==> flow/design.v <==
module spi_master #(parameter CLK_DIV = 4)(
    input clk,
    input rst,
    input miso,
    output mosi,
    output sck,
    input start,
    input[15:0] data_in,
    output[15:0] data_out,
    output busy,
    output new_data
  );
  localparam STATE_SIZE = 2;
  localparam IDLE = 2'd0,
    WAIT_HALF = 2'd1,
    TRANSFER = 2'd2;
  reg [STATE_SIZE-1:0] state_d, state_q;
  reg [15:0] data_d, data_q;
  reg [CLK_DIV-1:0] sck_d, sck_q;
  reg mosi_d, mosi_q;
  reg [3:0] ctr_d, ctr_q;
  reg new_data_d, new_data_q;
  reg [15:0] data_out_d, data_out_q;
  assign mosi = mosi_q;
  assign sck = (sck_q[CLK_DIV-1]) & (state_q == TRANSFER);
  assign busy = state_q != IDLE;
  assign data_out = data_out_q;
  assign new_data = new_data_q;
  always @(*) begin
    sck_d = sck_q;
    data_d = data_q;
    mosi_d = mosi_q;
    ctr_d = ctr_q;
    new_data_d = 0;
    data_out_d = data_out_q;
    state_d = state_q;
    case (state_q)
      IDLE: begin
        sck_d = 0;               
        ctr_d = 0;               
        if (start == 1) begin    
          data_d = data_in;         
          state_d = WAIT_HALF;      
        end
      end
      WAIT_HALF: begin
        sck_d = sck_q + 1;                   
        if (sck_q == {CLK_DIV-1{1'b1}}) begin   
          sck_d = 0;                         
          state_d = TRANSFER;                   
        end
      end
      TRANSFER: begin
        sck_d = sck_q + 1;                            
        if (sck_q == 4'b0000) begin                      
          mosi_d = data_q[15];                            
        end else if (sck_q == {CLK_DIV-1{1'b1}}) begin   
          data_d = {data_q[15-1:0], miso};                  
        end else if (sck_q == {CLK_DIV{1'b1}}) begin     
          ctr_d = ctr_q + 1;                          
          if (ctr_q == 4'b1111) begin                     
            state_d = IDLE;                              
            data_out_d = data_q;                         
            new_data_d = 1;                           
          end
        end
      end
    endcase
  end
  always @(posedge clk) begin
    if (rst) begin
      ctr_q <= 0;
      data_q <= 0;
      sck_q <= 0;
      mosi_q <= 0;
      state_q <= IDLE;
      data_out_q <= 0;
      new_data_q <= 0;
    end else begin
      ctr_q <= ctr_d;
      data_q <= data_d;
      sck_q <= sck_d;
      mosi_q <= mosi_d;
      state_q <= state_d;
      data_out_q <= data_out_d;
      new_data_q <= new_data_d;
    end
  end
endmodule
# From RTL to reports: spi_master
# Tool output for the design above, in the order of the flow.
# Line numbers count from 1 in the design file above.
# Library cell names are shortened.
# The mark -- stands for no value.
dict set report setup {
  top {spi_master}
  clock {clk}
  library {sky130hd}
  pvt_corner {tt_025C_1v80}
}

# After elaboration
# Counts by Yosys on the flattened word-level netlist (proc, flatten, opt, wreduce; memories kept). Register bits leave out memories and registers merged into their read ports (data or address). Print and check cells are left out. Cells with the same type and inputs are merged into one.
dict set report bits {
  clocked_rd_ports_x_width 0
  ram_bits 0
  ff_bits 44
  latchBits 0
  mem_count 0
  word_cells 55
  input_bits 20
  output_inout_bits 20
  mem_bits_ro 0
}
dict set report op_classes {
  n_addsub 2
  equal 12
  div_mod_pow 0
  n_mux 18
  n_logic 5
  compare 0
  n_mul 0
  n_shift 0
  reduce_and_logical 11
}
# operator n
set op_table {}
lappend op_table {{two-way mux 16 bit} 3}
lappend op_table {{case mux 16 bit (select 2 bit)} 1}
lappend op_table {{two-way mux 4 bit} 4}
lappend op_table {{case mux 4 bit (select 3 bit)} 1}
lappend op_table {{two-way mux 2 bit} 6}
lappend op_table {{!= test 2 bit with constant B} 4}
lappend op_table {{adder 4 x 1 -> 4 bit with constant B} 2}
lappend op_table {{== test 4 bit with constant B} 2}
lappend op_table {{AND reduction 4 bit} 2}
lappend op_table {{case mux 4 bit (select 2 bit)} 1}
lappend op_table {{AND reduction 7 bit} 1}
lappend op_table {{!= test 2 x 1 -> 1 bit with constant B} 3}
lappend op_table {{case mux 2 bit (select 3 bit)} 1}
lappend op_table {{AND reduction 5 bit} 1}
lappend op_table {{OR reduction 5 bit} 1}
lappend op_table {{inverter 1 bit} 4}
lappend op_table {{nonzero test 2 bit} 2}
lappend op_table {{== test 4 x 3 -> 1 bit with constant B} 1}
lappend op_table {{zero test 4 bit} 1}
lappend op_table {{nonzero test 3 bit} 1}
lappend op_table {{== test 2 x 1 -> 1 bit with constant B} 1}
lappend op_table {{== test 2 bit with constant B} 1}
lappend op_table {{zero test 2 bit} 1}
lappend op_table {{AND reduction 2 bit} 1}
lappend op_table {{AND 1 bit} 1}
lappend op_table {{two-way mux 1 bit} 1}

# Depth
# Depth = most cells in a row (Yosys ltp): at word level without a register or memory, in the mapped netlist without a sequential cell, where the memories' decode and read muxes count.
dict set report depth {
  depth_word 6
  abc_area 0
  mapped_depth 8
  depth_no_buf 6
}

# Synthesis result
# Yosys stat after the flow's synthesis: flattened, memories mapped to cells. It holds for the ABC_AREA given above (unset counts as 0); a run with the other value may have another netlist.
# type n area_total_um2
set types {}
lappend types {dfxtp_1 44 880.845}
lappend types {mux2i_1 34 340.326}
lappend types {a211oi_2 14 175.168}
lappend types {nor2_1 40 150.144}
lappend types {ha_1 7 87.584}
lappend types {buf_6 3 33.782}
lappend types {xor2_1 3 26.275}
lappend types {inv_1 6 22.522}
lappend types {a211oi_4 1 20.019}
lappend types {nand3b_4 1 20.019}
lappend types {nor3_1 4 20.019}
lappend types {a211oi_1 2 15.014}
lappend types {a21oi_1 3 15.014}
lappend types {buf_8 1 15.014}
lappend types {clkbuf_1 4 15.014}
lappend types {nand2_1 4 15.014}
lappend types {o21ai_0 3 15.014}
lappend types {nand2b_1 2 12.512}
# Other cell types: 20; their cells: 24.
dict set report mapped {
  ff_cells 44
  cells 200
  yosys_area_um2 2057.0
  seq_area_um2 880.8
  buf_cells 13
}

# Path before layout
# Source: OpenSTA report_checks on the synthesized netlist (no wires, ideal clock, input and output delay 20% of the period each), path of least setup slack; recovery checks are left aside. Register names are those of the netlist, which keeps one name where synthesis merged equal registers.
dict set report synth_path {
  kind {reg-to-output}
  start {reg state_q[0]}
  end {out sck}
  required_ns 1.736
  slack_ns 0.383
  clock_period_ns 2.17
  arrival_time_ns 1.353
  delay_ns 1.353
  t_first_pin_ns 0.000
  stages 6
  out_delay_ns 0.434
  path_buffers 2
  period_less_setup_slack_ns 1.787
}
# "delay_ns" = arrival - input delay + setup time.
# At an output port there is no setup time.
# "stages" counts driving pins, that of a launching flip-flop among them; a cell with two outputs on the path counts twice.
# "period_less_setup_slack_ns" is the clock period less the worst setup slack; recovery checks do not enter. This is arithmetic on one report: input and output delays are still those of the set period (20% each).
# Between the ends stands the longest chain of elaborated cells between them, by number of cells; it is not shown to be the way that was timed. Of several equally long chains one is given.
# A line is the first line of the expression or statement that the cell stems from. Yosys adds cells for indexed reads and writes and turns some case tables into memories.
dict set report synth_between {
  path_cell_list {dfxtp_1 inv_1 ha_1 buf_2 buf_1 and2_1}
  elab_chain_len 2
  cone_cells 2
  cone_classes {1 x eq/ne; 1 x logic}
}
# element line_no
set synth_lines {}
lappend synth_lines {{from (decl)} 17} ;# reg [STATE_SIZE-1:0] state_d, state_q;
lappend synth_lines {{from (assign)} 76} ;# state_q <= IDLE;
lappend synth_lines {{from (assign)} 84} ;# state_q <= state_d;
lappend synth_lines {{== test 2 bit} 25} ;# assign sck = (sck_q[CLK_DIV-1]) & (state_q == TRANSFER);
lappend synth_lines {{AND 1 bit} 25}
lappend synth_lines {{to (decl)} 6} ;# output sck,

# Timing after layout
# From the final timing report of record 1: the path of least setup slack in the routed layout; clock arrival at registers is part of the times.
dict set report layout_path {
  kind {reg-to-output}
  start {reg state_q[0]}
  end {out sck}
  t_first_pin_ns 0.30
  out_delay_ns 0.65
  arrival_time_ns 1.59
  path_buffers 1
  clock_period_ns 3.26
  stages 5
  required_ns 2.61
  slack_ns 1.02
}
# Between the ends stands the longest chain of elaborated cells between them, by number of cells; it is not shown to be the way that was timed. Of several equally long chains one is given.
dict set report layout_between {
  path_cell_list {dfxtp_1 inv_1 ha_1 and2_1 clkdlybuf4s50_1}
  elab_chain_len 2
  cone_cells 2
  cone_classes {1 x eq/ne; 1 x logic}
}
# element line_no
set layout_lines {}
lappend layout_lines {{from (decl)} 17} ;# reg [STATE_SIZE-1:0] state_d, state_q;
lappend layout_lines {{from (assign)} 76} ;# state_q <= IDLE;
lappend layout_lines {{from (assign)} 84} ;# state_q <= state_d;
lappend layout_lines {{== test 2 bit} 25} ;# assign sck = (sck_q[CLK_DIV-1]) & (state_q == TRANSFER);
lappend layout_lines {{AND 1 bit} 25}
lappend layout_lines {{to (decl)} 6} ;# output sck,

; Measured data: module spi_master, platform sky130hd, 2 stored runs of the flow under differing settings, order arbitrary. Input and output delays are each 20% of the period that was set; the output load is 0.01 pF.
; By "achieved_period_ns" is meant the clock period of the run minus its worst setup slack. This is arithmetic on one report: input and output delays are still those of the set period (20% each).
; By "timing.worst_path_ns" is meant the share of the clock period that the worst setup path is allowed (20% is reserved at inputs, 20% at outputs), minus its slack. Clock arrival times at its registers enter into it.
; By "power_mw" is meant OpenSTA's value without simulated activity: inputs other than the clock are taken to toggle once in ten clock periods, and the tool carries that through the logic.

[record 1: settings]
period_ns = 3.26
CORE_UTILIZATION = 25
CORE_MARGIN = 7
CELL_PAD_IN_SITES_GLOBAL_PLACEMENT = 2
TNS_END_PERCENT = 25
GPL_ROUTABILITY_DRIVEN = 0
CTS_CLUSTER_SIZE = 78
SLEW_MARGIN = 30
CAP_MARGIN = 20
[record 1: results]
achieved_period_ns = 2.244
final_stdcell_area_um2 = 2608.8
hold_worst_slack_ns = 0.478
die_area_um2 = 10963.1
synthArea_um2 = 2057.0
finalUtil_pct = 33.2
timing.worst_path_ns = 1.59
worstPathKind = reg-to-output
setup_tns_ns = 0.000
power_mw = 1.707
ws_setup_ns = 1.016

[record 2: settings]
period_ns = 3.28
CORE_UTILIZATION = 53
SETUP_SLACK_MARGIN = -0.15
PLACE_DENSITY_LB_ADDON = 0.13
CORE_ASPECT_RATIO = 1.7
CORE_MARGIN = 2
CELL_PAD_IN_SITES_DETAIL_PLACEMENT = 1
GPL_TIMING_DRIVEN = 1
GPL_ROUTABILITY_DRIVEN = 0
CAP_MARGIN = 25
MIN_ROUTING_LAYER = met2
MAX_ROUTING_LAYER = met4
SLEW_MARGIN = 20
[record 2: results]
achieved_period_ns = 2.264
final_stdcell_area_um2 = 2562.5
hold_worst_slack_ns = 0.502
die_area_um2 = 4412.9
synthArea_um2 = 2057.0
finalUtil_pct = 68.6
timing.worst_path_ns = 1.61
worstPathKind = reg-to-output
setup_tns_ns = 0.000
power_mw = 1.833
ws_setup_ns = 1.016
